==> flow/design.v <==
`timescale 1ns/1ns
module Adder_8(input A7 , A6 , A5 , A4 , A3 , A2 , A1 , A0 ,
               input B7 , B6 , B5 , B4 , B3 , B2 , B1 , B0 ,
               output out7 , out6 , out5 , out4 , out3 , out2 , out1 , out0 , cout);
  wire cout1 , cout2 , cout3 , cout4 , cout5 , cout6 , cout7;
  FullAdder cut_FA_1(A0 , B0 , 1'b0 , out0 , cout1);
  FullAdder cut_FA_2(A1 , B1 , cout1 , out1 , cout2);
  FullAdder cut_FA_3(A2 , B2 , cout2 , out2 , cout3);
  FullAdder cut_FA_4(A3 , B3 , cout3 , out3 , cout4);
  FullAdder cut_FA_5(A4 , B4 , cout4 , out4 , cout5);
  FullAdder cut_FA_6(A5 , B5 , cout5 , out5 , cout6);
  FullAdder cut_FA_7(A6 , B6 , cout6 , out6 , cout7);
  FullAdder cut_FA_8(A7 , B7 , cout7 , out7 , cout);
endmodule
`timescale 1ns/1ns
module Circuit2(input clk , rst , start ,
               input A3 , A2 , A1 , A0 , B3 , B2 , B1 , B0 ,
               output out7 , out6 , out5 , out4 , out3 , out2 , out1 , out0);
  wire rst_out , ld_A , ld_B , l_1 , l_2 , shctrl_1 , shctrl_0 , ld_out;
  Datapath cut_datapath(clk , rst_out , ld_A , ld_B , l_1 , l_2 , shctrl_1 , shctrl_0 , ld_out ,
                        A3 , A2 , A1 , A0 , B3 , B2 , B1 , B0 ,
                        out7 , out6 , out5 , out4 , out3 , out2 , out1 , out0);  
  Controller cut_controller(clk , rst , start , rst_out , ld_A , ld_B , l_1 , l_2 , shctrl_1 , shctrl_0 , ld_out);
endmodule
`timescale 1ns/1ns
module Controller(input clk , rst , start , output rst_out , ld_A , ld_B , l_1 , l_2 , shctrl_1 , shctrl_0 , ld_out);
  wire ps2 , ps1 , ps0 , ns2 , ns1 , ns0;
  wire and_1 , and_2 , and_3 , and_4 , and_5 , and_6 , and_7 , and_8 , and_9 , and_10 , and_11 , and_12 , and_13;
  wire or_1 , or_2;
  wire not_ps2 , not_ps1 , not_ps0;
  not cut_not_3(not_ps2 , ps2);  
  not cut_not_1(not_ps1 , ps1);  
  not cut_not_2(not_ps0 , ps0);  
  and cut_and_1(and_1 , not_ps1 , not_ps0);  
  and cut_and_2(and_2 , and_1 , ps2);  
  and cut_and_3(and_3 , ps1 , ps0);  
  and cut_and_4(and_4 , and_3 , not_ps2);  
  or cut_or_1(or_1 , and_4 , and_2);  
  assign ns2 = or_1; 
  and cut_and_5(and_5 , not_ps2 , not_ps1);  
  and cut_and_6(and_6 , and_5 , ps0);  
  and cut_and_7(and_7 , not_ps2 , not_ps0);  
  and cut_and_8(and_8 , and_7 , ps1);  
  or cut_or_2(ns1 , and_6 , and_8);  
  and cut_and_9(and_9 , and_5 , not_ps0);  
  and cut_and_10(and_10 , and_9 , start);  
  or cut_or_3(or_2 , and_8 , and_2);
  or cut_or_4(ns0 , or_2 , and_10);
  assign ld_A = and_6;
  assign ld_B = and_6;
  assign rst_out = and_6;
  and cut_and_11(and_11 , not_ps2 , ps1);  
  assign l_1 = and_11;
  assign l_2 = or_2;
  and cut_and_12(and_12 , ps2 , ps0);  
  and cut_and_13(shctrl_1 , and_12 , not_ps1);  
  assign shctrl_0 = or_1;
  and cut_and_14(and_13 , ps2 , not_ps1);  
  or cut_or_5(ld_out , and_13 , and_11);
  Register_3 cut_state(clk , rst , 1'b1 , ns2 , ns1 , ns0 , ps2 , ps1 , ps0);
endmodule
`timescale 1ns/1ns
module Datapath(input clk , rst_out , ld_A , ld_B , l_1 , l_2 , shctrl_1 , shctrl_0 , ld_out ,
                input A3 , A2 , A1 , A0 , B3 , B2 , B1 , B0 ,
                output out7 , out6 , out5 , out4 , out3 , out2 , out1 , out0);
  wire outA3 , outA2 , outA1 , outA0 , outB3 , outB2 , outB1 , outB0;
  wire outMUXA_1 , outMUXA_0 , outMUXB_1 , outMUXB_0;
  wire out_mul_3 , out_mul_2 , out_mul_1 , out_mul_0;
  wire out_sh7 ,  out_sh6 , out_sh5 , out_sh4 , out_sh3 , out_sh2 , out_sh1 , out_sh0;
  wire out_add7 , out_add6 , out_add5 , out_add4 , out_add3 , out_add2 , out_add1 , out_add0 , cout_add;
  Register_4 cut_reg_A(clk , 1'b0 , ld_A , A3 , A2 , A1 , A0 , outA3 , outA2 , outA1 , outA0);
  Register_4 cut_reg_B(clk , 1'b0 , ld_B , B3 , B2 , B1 , B0 , outB3 , outB2 , outB1 , outB0);
  MUX_2to1 cut_MUX_A1(outA3 , outA1 , l_1 , outMUXA_1);
  MUX_2to1 cut_MUX_A2(outA2 , outA0 , l_1 , outMUXA_0);
  MUX_2to1 cut_MUX_B1(outB3 , outB1 , l_2 , outMUXB_1);
  MUX_2to1 cut_MUX_B2(outB2 , outB0 , l_2 , outMUXB_0);
  Multiplier_2 cut_mul(outMUXA_1 , outMUXA_0 , outMUXB_1 , outMUXB_0 , out_mul_3 , out_mul_2 , out_mul_1 , out_mul_0);
  Shift cut_shift_logic(out_mul_3 , out_mul_2 , out_mul_1 , out_mul_0 , shctrl_1 , shctrl_0 ,
                        out_sh7 ,  out_sh6 , out_sh5 , out_sh4 , out_sh3 , out_sh2 , out_sh1 , out_sh0);
  Adder_8 cut_adder(out_sh7 ,  out_sh6 , out_sh5 , out_sh4 , out_sh3 , out_sh2 , out_sh1 , out_sh0 ,
                    out7 , out6 , out5 , out4 , out3 , out2 , out1 , out0 ,
                    out_add7 , out_add6 , out_add5 , out_add4 , out_add3 , out_add2 , out_add1 , out_add0 , cout_add);
  Register_8 cut_reg_out(clk , rst_out , ld_out , 
                         out_add7 , out_add6 , out_add5 , out_add4 , out_add3 , out_add2 , out_add1 , out_add0 ,
                         out7 , out6 , out5 , out4 , out3 , out2 , out1 , out0);  
endmodule
`timescale 1ns/1ns
module FullAdder(input in1 , in2 , cin , output sum , cout);
  wire a , b , c;
  xor cut_xor_1(a , in1 , in2);
  xor cut_xor_2(sum , a , cin);
  and cut_and_1(b , a , cin);
  and cut_and_2(c , in1 , in2);
  or cut_or_1(cout , b , c);
endmodule
`timescale 1ns/1ns
module Multiplier_2(input A1 , A0 , B1 , B0 , output P3 , P2 , P1 , P0);
  wire a , b , c , d , e , f , g , h , i , j , k , l;
  and cut_and_1(a , A0 , B0);
  and cut_and_2(b , A1 , B1);
  and cut_and_3(P3 , a , b);
  nand cut_nand_1(c , A0 , B0);
  and cut_and_4(P2 , b , c);
  xor cut_xor_1(d, A0 , B0);
  and cut_and_5(e , b , d);
  and cut_and_6(f , A1 , B0);
  not cut_not_1(g , B1);
  and cut_and_7(h , f , g);
  or cut_or_1(i , e , h);
  and cut_and_8(j , A0 , B1);
  not cut_not_2(k , A1);
  and cut_and_9(l , j , k);
  or cut_or_2(P1 , i , l);
  and cut_and_10(P0 , A0 , B0);
endmodule
`timescale 1ns/1ns
module MUX_2to1(input in1 , in2 , sel , output out);
  wire inv_sel , a , b;
  not not_gate(inv_sel , sel);
  and and_gate1(a , in1 , inv_sel);
  and and_gate2(b , in2 , sel);
  or or_gate(out , a , b);
endmodule
`timescale 1ns/1ns
module Shift(input A3 , A2 , A1 , A0 , shctrl_1 , shctrl_0 ,
             output out7 ,  out6 , out5 , out4 , out3 , out2 , out1 , out0);
  wire ctrl_or , out_mux_1 , out_mux_2 , out_mux_3 , out_mux_4;
  or cut_or_1(ctrl_or , shctrl_1 , shctrl_0);
  MUX_2to1 cut_MUX_7(1'b0 , A3 , shctrl_1 , out7);
  MUX_2to1 cut_MUX_6(1'b0 , A2 , shctrl_1 , out6);
  MUX_2to1 cut_MUX_5a(A3 , A1 , shctrl_1 , out_mux_1);
  MUX_2to1 cut_MUX_5b(1'b0 , out_mux_1 , ctrl_or , out5);
  MUX_2to1 cut_MUX_4a(A2 , A0 , shctrl_1 , out_mux_2);  
  MUX_2to1 cut_MUX_4b(1'b0 , out_mux_2 , ctrl_or , out4);
  MUX_2to1 cut_MUX_3a(A3 , A1 , shctrl_0 , out_mux_3);  
  MUX_2to1 cut_MUX_3b(out_mux_3 , 1'b0 , shctrl_1 , out3);
  MUX_2to1 cut_MUX_2a(A2 , A0 , shctrl_0 , out_mux_4);  
  MUX_2to1 cut_MUX_2b(out_mux_4 , 1'b0 , shctrl_1 , out2);
  MUX_2to1 cut_MUX_1(A1 , 1'b0 , ctrl_or , out1);
  MUX_2to1 cut_MUX_0(A0 , 1'b0 , ctrl_or , out0);  
endmodule
`timescale 1ns/1ns
module Register_1(input clk , rst , load , in , output reg out);
  always @ (posedge clk , posedge rst) begin
    if(rst) out <= 1'b0;
    else
      if(load) out <= in;
  end
endmodule
`timescale 1ns/1ns
module Register_3(input clk , rst , ld , 
                  input in2 , in1 , in0 ,
                  output out2 , out1 , out0);
  Register_1 cut_reg_1(clk , rst , ld , in2 , out2);
  Register_1 cut_reg_2(clk , rst , ld , in1 , out1);
  Register_1 cut_reg_3(clk , rst , ld , in0 , out0);
endmodule
`timescale 1ns/1ns
module Register_4(input clk , rst , ld , 
                  input in3 , in2 , in1 , in0 ,
                  output out3 , out2 , out1 , out0);
  Register_1 cut_reg_1(clk , rst , ld , in3 , out3);
  Register_1 cut_reg_2(clk , rst , ld , in2 , out2);
  Register_1 cut_reg_3(clk , rst , ld , in1 , out1);
  Register_1 cut_reg_4(clk , rst , ld , in0 , out0);
endmodule
`timescale 1ns/1ns
module Register_8(input clk , rst , ld , 
                  input in7 , in6 , in5 , in4 , in3 , in2 , in1 , in0 ,
                  output out7 , out6 , out5 , out4 , out3 , out2 , out1 , out0);
  Register_1 cut_reg_1(clk , rst , ld , in7 , out7);
  Register_1 cut_reg_2(clk , rst , ld , in6 , out6);
  Register_1 cut_reg_3(clk , rst , ld , in5 , out5);
  Register_1 cut_reg_4(clk , rst , ld , in4 , out4);
  Register_1 cut_reg_5(clk , rst , ld , in3 , out3);
  Register_1 cut_reg_6(clk , rst , ld , in2 , out2);
  Register_1 cut_reg_7(clk , rst , ld , in1 , out1);
  Register_1 cut_reg_8(clk , rst , ld , in0 , out0);
endmodule
# Tool chain data of Circuit2
# What the tools print for Circuit2, step after step.
# Lines are those of the file above, counted from 1.
# Library cell names are shortened.
# Not given: --
dict set report setup {
  design {Circuit2}
  clock_port {clk}
  library {sky130hd}
  pvt_corner {tt_025C_1v80}
}

# Word level
# Source: Yosys, flattened and elaborated, memories not mapped. Widths are those after wreduce; folded enables and synchronous resets count as part of the registers. Registers that Yosys merges into a memory's read port (data or address) are not register bits. Print and check cells do not count. Equal cells are merged and count once.
dict set report bits {
  word_cells 128
  in_bits 11
  reg_bits 19
}
dict set report op_classes {
  bitwise 109
}
# operator count
set op_table {}
lappend op_table {{bitwise AND 1 bit} 60}
lappend op_table {{OR 1 bit} 22}
lappend op_table {{XOR 1 bit} 16}
lappend op_table {{inverter 1 bit} 11}

# Logic depth
# Depth = most cells in a row (Yosys ltp): at word level without a register or memory, in the mapped netlist without a sequential cell, where the memories' decode and read muxes count.
dict set report logic_depth {
  word_depth 26
  abc_area 0
  mapped_depth 19
  mapped_depth_nobuf 19
}

# Netlist
# Source: synth_stat.txt of the flow (Yosys; design flattened, memories mapped). It holds for the ABC_AREA given above (unset counts as 0); a run with the other value may have another netlist.
dict set report mapped {
  ffs 19
  mapped_cells 90
  area_mm2 0.0011261
}
# type count type_area_um2
set types {}
lappend types {dfrtp_1 11 275.264}
lappend types {edfxtp_1 8 240.23}
lappend types {fa_1 6 120.115}
lappend types {mux2_2 6 67.565}
lappend types {ha_1 4 50.048}
lappend types {inv_1 11 41.29}
lappend types {a2bb2oi_2 2 30.029}
lappend types {mux2i_1 3 30.029}
lappend types {a21oi_1 5 25.024}
lappend types {nand2b_1 4 25.024}
lappend types {nand2_1 6 22.522}
lappend types {o21ai_2 2 17.517}
lappend types {xnor2_2 1 16.266}
lappend types {mux2i_2 1 13.763}
lappend types {nor3b_2 1 12.512}
lappend types {and4_4 1 11.261}
lappend types {nor2_1 3 11.261}
lappend types {nor2_4 1 11.261}
# Not listed: further types 13, cells in them 14.
# By module: a second synthesis without flattening, with its own total; a netlist apart from the flattened one above.
dict set report hier_totals {
  cells_unflattened 110
  hier_area_mm2 0.0014151
}
# Each row is one instance without its submodules.
# mod n_inst n_cells mod_area_mm2
set by_module {}
lappend by_module {Register_1 19 3 0.0000438}
lappend by_module {MUX_2to1 16 1 0.000015}
lappend by_module {FullAdder 8 1 0.00002}
lappend by_module {Controller 1 18 0.0001139}
lappend by_module {Multiplier_2 1 7 0.0000513}
lappend by_module {Shift 1 2 0.00001}
lappend by_module {Adder_8 1 1 0.0000038}
lappend by_module {Datapath 1 1 0.0000038}
lappend by_module {Circuit2 1 0 0}
lappend by_module {Register_3 1 0 0}
lappend by_module {Register_4 2 0 0}
lappend by_module {Register_8 1 0 0}

# Path before layout
# OpenSTA on the mapped netlist: ideal clock, no wires. The path of least setup slack (recovery checks aside). Input and output delay are each 20% of the period. Register names are those of the netlist, which keeps one name where synthesis merged equal registers.
dict set report synth_timing {
  path_type {register to register}
  startpoint {reg cut_controller.cut_state.cut_reg_2.out}
  endpoint {reg cut_datapath.cut_reg_out.cut_reg_2.out}
  clock_period_ns 5.56
  stages 16
  t_first_pin_ns 0.000
  path_delay_ns 4.020
  required_time_ns 5.435
  arrival_time_ns 3.895
  slack_ns 1.540
  period_less_setup_slack_ns 4.02
}
# "path_delay_ns" = arrival - input delay + setup time.
# "stages": output pins that drive a net of the path, with the launching flip-flop's if there is one; two outputs of one cell count as two.
# "period_less_setup_slack_ns" = period - worst setup slack (recovery checks aside). The figure is calculated, with input and output delays left at 20% of the set period.
# Between the ends stands the longest chain of elaborated cells between them, by number of cells; it is not shown to be the way that was timed. Of several equally long chains one is given.
# Each line given opens the expression or statement behind the cell; cells for indexed reads and writes are added by Yosys, which also makes memories of some case tables.
dict set report synth_via {
  cell_sequence {dfrtp_1 xnor2_2 nor2_4 mux2_2 ha_1 a21oi_1 a2bb2oi_2 nand2b_1 fa_1 fa_1 fa_1 inv_1 fa_1 fa_1 fa_1 mux2_2}
  elab_chain_len 24
  cone_cells 87
  cone_classes {87 x logic}
}
# item line
set synth_lines {}
lappend synth_lines {{from (decl)} 143} ;# module Register_1(input clk , rst , load , in , output reg out);
lappend synth_lines {{from (assign)} 145} ;# if(rst) out <= 1'b0;
lappend synth_lines {{from (assign)} 147} ;# if(load) out <= in;
lappend synth_lines {{inverter 1 bit} 32} ;# not cut_not_1(not_ps1 , ps1);
lappend synth_lines {{bitwise AND 1 bit} 34} ;# and cut_and_1(and_1 , not_ps1 , not_ps0);
lappend synth_lines {{bitwise AND 1 bit} 35} ;# and cut_and_2(and_2 , and_1 , ps2);
lappend synth_lines {{OR 1 bit} 47} ;# or cut_or_3(or_2 , and_8 , and_2);
lappend synth_lines {{inverter 1 bit} 119} ;# not not_gate(inv_sel , sel);
lappend synth_lines {{bitwise AND 1 bit} 120} ;# and and_gate1(a , in1 , inv_sel);
lappend synth_lines {{OR 1 bit} 122} ;# or or_gate(out , a , b);
lappend synth_lines {{(+10 left out)} --}
lappend synth_lines {{bitwise AND 1 bit} 92} ;# and cut_and_1(b , a , cin);
lappend synth_lines {{OR 1 bit} 94} ;# or cut_or_1(cout , b , c);
lappend synth_lines {{bitwise AND 1 bit} 92}
lappend synth_lines {{OR 1 bit} 94}
lappend synth_lines {{bitwise AND 1 bit} 92}
lappend synth_lines {{OR 1 bit} 94}
lappend synth_lines {{XOR 1 bit} 91} ;# xor cut_xor_2(sum , a , cin);
lappend synth_lines {{to (assign)} 145}
lappend synth_lines {{to (assign)} 147}
lappend synth_lines {{to (decl)} 143}
# Nets of the timed path that keep an RTL name, with a line that drives or declares them; the list need not be complete.
# signal line
set synth_nets {}
lappend synth_nets {cut_datapath.cut_adder.cut_FA_7.sum 91}

; 2 stored runs of Circuit2 in the flow (synthesis by Yosys, layout by OpenROAD, sky130hd cells), in arbitrary order. Constraints: input delay and output delay 20% of the set period each, output load 0.01 pF.

[entry A: settings]
period_ns = 6.69
CORE_UTILIZATION = 68
SETUP_SLACK_MARGIN = 0.03
PLACE_DENSITY_LB_ADDON = 0.11
CELL_PAD_IN_SITES_GLOBAL_PLACEMENT = 2
ABC_AREA = 0
CTS_CLUSTER_SIZE = 38
CTS_CLUSTER_DIAMETER = 253
MIN_ROUTING_LAYER = met1
MAX_ROUTING_LAYER = met4
CAP_MARGIN = 20
CORE_MARGIN = 2
SLEW_MARGIN = 20
[entry A: results]
outcome = stopped before the end: placement reported FLW-0024

[entry B: settings]
period_ns = 2.8
CORE_UTILIZATION = 65
SETUP_SLACK_MARGIN = 0.2
PLACE_DENSITY = 0.77
CELL_PAD_IN_SITES_DETAIL_PLACEMENT = 2
GPL_TIMING_DRIVEN = 1
GPL_ROUTABILITY_DRIVEN = 0
CTS_CLUSTER_SIZE = 91
CAP_MARGIN = 5
MAX_ROUTING_LAYER = met4
CORE_MARGIN = 2
SLEW_MARGIN = 20
[entry B: results]
outcome = stopped before the end: placement reported DPL-0033
